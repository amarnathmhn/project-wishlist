==> flow/design.v <==
`timescale 1ns / 1ps
module MotorDriver #(parameter COUNTER_WIDTH=16)(
    input clk,
    input rst,
    input  dir,  
	 input [COUNTER_WIDTH-1:0]speed,  
	 output [1:0] motor_inputs,   
	 output pwm_en
    );
	 PwmGen #(.COUNTER_WIDTH(COUNTER_WIDTH) )pwmGen(.clk(clk),.rst(rst), .CYCLES_IN_1MS(50000), .pwm_i(speed), .pwm_o(pwm_en) );
	 assign motor_inputs = 1 << dir ;
endmodule
`timescale 1ns / 1ps
module PwmGen #(parameter COUNTER_WIDTH = 16)(
    input clk,
    input rst,
	 input[COUNTER_WIDTH-1:0] CYCLES_IN_1MS,
    input[COUNTER_WIDTH-1:0] pwm_i,
    output pwm_o
    );
	reg pwm_reg;
	assign pwm_o = pwm_reg;
	reg[COUNTER_WIDTH-1:0] counter = 0;
	always@(posedge clk or negedge rst)begin
		if(!rst) begin
			counter <= 0;
			pwm_reg <= 0;
		end
		else begin
			if(counter <= CYCLES_IN_1MS - pwm_i)begin
				counter <= counter + 1;
				pwm_reg <= 0;
			end
			else if(counter <= CYCLES_IN_1MS)begin
				pwm_reg <= 1;
				counter <= counter +1;
			end
			else begin
				counter <= 0;
				pwm_reg <= 0;
			end
		end
	end
endmodule
* Step by step through the tools: MotorDriver *
The steps from the RTL of MotorDriver to its reports follow in flow order.
Line numbers count from 1 in the design file above.
Library cell names are shortened.
The mark n/a stands for no value.

design
  top = MotorDriver
  clock port = clk
  standard-cell library = sky130hd
  corner = tt_025C_1v80

* Word level *
Source: Yosys, flattened and elaborated, memories not mapped. Widths are those after wreduce; folded enables and synchronous resets count as part of the registers. Registers that Yosys merges into a memory's read port (data or address) are not register bits. Print and check cells do not count. Equal cells are merged and count once.

word-level totals
  bits in registers = 17
  output and inout bits = 3
  cells after elaboration = 11
  bits of input ports = 19

cells by class
  $add $sub $neg = 2
  magnitude comparators = 2
  mux-type cells = 4
  shifts and indexed selects = 1

operator list
  kind                                              number
  2-to-1 mux 16 bit                                 2
  adder 16 x 1 -> 16 bit (second input constant)    1
  subtractor 16 bit (first input constant)          1
  <= comparator 16 bit                              1
  <= comparator 16 bit (second input constant)      1
  << shifter 2 x 1 -> 2 bit (first input constant)  1
  2-to-1 mux 1 bit                                  2

* Depth *
Depth = most cells in a row (Yosys ltp): at word level without a register or memory, in the mapped netlist without a sequential cell, where the memories' decode and read muxes count.

logic depth
  depth after elaboration = 3
  ABC_AREA = 0
  depth in mapped cells = 15
  gate-level depth less buffers = 13

* Synthesis result *
Yosys stat after the flow's synthesis: flattened, memories mapped to cells. It holds for the ABC_AREA given above (unset counts as 0); a run with the other value may have another netlist.

synthesis totals
  cells in the netlist = 168
  flip-flop cells = 17
  chip area (Yosys) = 1,534.0 um^2
  sequential area = 425.4 um^2
  buffer cells = 4

cells by type
  cell type  number  area in all (um^2)
  dfrtp_1    17      425.408
  ha_1       19      237.728
  xor2_1     15      131.376
  xnor2_1    12      105.101
  a21oi_2    11      96.342
  a21oi_1    15      75.072
  nand3_1    9       45.043
  nand2_1    11      41.29
  nor2_1     10      37.536
  nand4_1    5       31.28
  inv_1      8       30.029
  and4_1     3       26.275
  nor3_1     5       25.024
  o21ai_1    5       25.024
  a21boi_1   3       22.522
  buf_12     1       20.019
  a21o_1     2       15.014
  nor3b_1    2       15.014

Other cell types: 14; their cells: 15.
By module: a second synthesis without flattening, with its own total; a netlist apart from the flattened one above.

second synthesis, totals
  cells (unflattened synthesis) = 293
  area (unflattened synthesis) = 2,388.5 um^2

Rows give one instance, submodules left out.

by module
  module                     area (um^2)  instances  cells  sequential area (um^2)
  PwmGen (COUNTER_WIDTH=16)  2,369.8      1          289    425.4
  MotorDriver                18.8         1          4      0.0

* Timing after synthesis *
Source: OpenSTA report_checks on the synthesized netlist (no wires, ideal clock, input and output delay 20% of the period each), path of least setup slack; recovery checks are left aside. Register names are those of the netlist, which keeps one name where synthesis merged equal registers.

timing post-synthesis
  kind = input-to-reg
  start = in speed[0]
  end = reg pwmGen.counter[10]
  time at the first pin = 744 ps
  period = 3,720 ps
  data arrival time = 3,356 ps
  path delay = 2,685 ps
  input delay = 744 ps
  stages on the path = 15
  setup slack = 291 ps
  buffers on the path = 2
  required time = 3,647 ps
  library setup time = 73 ps
  synthesis period reached = 3,429 ps

"path delay" is the arrival time less input delay plus setup time.
"stages on the path": output pins that drive a net of the path, with the launching flip-flop's if there is one; two outputs of one cell count as two.
"synthesis period reached" = period - worst setup slack (recovery checks aside). The figure is calculated, with input and output delays left at 20% of the set period.
The rows between start and end are the longest chain of elaborated cells between them; the timing report does not say that the signal goes this way. Where chains are equally long, one stands for them.
A line is the first line of the expression or statement that the cell stems from. Yosys adds cells for indexed reads and writes and turns some case tables into memories.
At most two assigning lines are given for a register; there are more.

on the way, post-synthesis
  path through = inv_1 > ha_1 > nor3b_1 > o21bai_1 > a21oi_1 > o21bai_1 > xor2_1 > ha_1 > nand4_2 > nor3_1 > a21boi_1 > or4b_4 > buf_6 > buf_12 > a21oi_2
  cells in the longest elaborated chain = 3
  elaborated cells on any way between the ends = 3
  source lines of those cells = 1
  classes of those cells = add/sub: 1; compare: 1; mux: 1

RTL lines, path post-synthesis
  what                  line  text
  start, declared       6     input [COUNTER_WIDTH-1:0]speed,
  subtractor 16 bit     30    if(counter <= CYCLES_IN_1MS - pwm_i)begin
  <= comparator 16 bit  30
  2-to-1 mux 16 bit     30
  end, assigned         31    counter <= counter + 1;
  end, assigned         36    counter <= counter +1;
  end, declared         23    reg[COUNTER_WIDTH-1:0] counter = 0;

* Timing after layout *
Path of least setup slack in the final report of stored run 1 (OpenROAD, finished layout, wires in). Where an end is a register, its clock arrival counts in the times.
The path's times are printed in steps of 10 ps; the period is the one set.

timing after layout
  kind = input-to-reg
  start = in speed[3]
  end = reg pwmGen.counter[1]
  setup slack = -790 ps
  period = 2,400 ps
  stages on the path = 15
  input delay = 480 ps
  required time = 2,600 ps
  time at the first pin = 480 ps
  data arrival time = 3,390 ps
  library setup time = 80 ps
  buffers on the path = 6

The rows between start and end are the longest chain of elaborated cells between them; the timing report does not say that the signal goes this way. Where chains are equally long, one stands for them.
At most two assigning lines are given for a register; there are more.

on the way, after layout
  path through = buf_6 > o41a_1 > o21ai_2 > buf_4 > buf_4 > a21boi_1 > xor2_1 > ha_1 > nand4_1 > nor3_2 > buf_4 > buf_4 > a21oi_1 > buf_4 > a21boi_4
  cells in the longest elaborated chain = 3
  elaborated cells on any way between the ends = 3
  source lines of those cells = 1
  classes of those cells = add/sub: 1; compare: 1; mux: 1

RTL lines, path after layout
  what                  line  text
  start, declared       6     input [COUNTER_WIDTH-1:0]speed,
  subtractor 16 bit     30    if(counter <= CYCLES_IN_1MS - pwm_i)begin
  <= comparator 16 bit  30
  2-to-1 mux 16 bit     30
  end, assigned         31    counter <= counter + 1;
  end, assigned         36    counter <= counter +1;
  end, declared         23    reg[COUNTER_WIDTH-1:0] counter = 0;

Wiki page: MotorDriver / flow data

2 stored runs of MotorDriver in the flow (synthesis by Yosys, layout by OpenROAD, sky130hd cells), in arbitrary order. Constraints: input delay and output delay 20% of the set period each, output load 0.01 pF.
By "period reached" is meant the clock period of the run minus its worst setup slack. This is arithmetic on one report: input and output delays are still those of the set period (20% each).
By "time used up by the worst setup path" is meant the share of the clock period that the worst setup path is allowed (20% is reserved at inputs, 20% at outputs), minus its slack. Clock arrival times at its registers enter into it.
"total power of the final layout" rests on the timing tool's default activity at the inputs, not on a simulated workload.
"time used up by the worst setup path" is known to 10 ps.
Settings: - = not set for that run.

setting or result                          stored run 1  stored run 2
period_ns                                  2.4           3.55
CORE_UTILIZATION                           35            60
SETUP_SLACK_MARGIN                         0.23          -
PLACE_DENSITY                              0.63          -
CORE_MARGIN                                9             2
CELL_PAD_IN_SITES_DETAIL_PLACEMENT         2             0
ABC_AREA                                   0             1
GPL_TIMING_DRIVEN                          1             1
GPL_ROUTABILITY_DRIVEN                     0             0
SLEW_MARGIN                                35            20
CAP_MARGIN                                 20            35
PLACE_DENSITY_LB_ADDON                     -             0.11
TNS_END_PERCENT                            -             65
MIN_ROUTING_LAYER                          -             met1
MAX_ROUTING_LAYER                          -             met4
time used up by the worst setup path (ps)  2,710         2,540
type of the worst setup path               input-to-reg  input-to-reg
worst setup slack after layout (ps)        -791          298
total power of the final layout (µW)       2,253         786.1
area of the synthesized netlist (um^2)     1,534.0       2,169.6
standard-cell area after routing (um^2)    2,304.7       2,472.4
period reached (ps)                        3,191         3,252
summed negative setup slack (ps)           -12,684       0
utilization of the finished layout (%)     56.0          72.4
area of the die (um^2)                     7,089.6       4,112.7
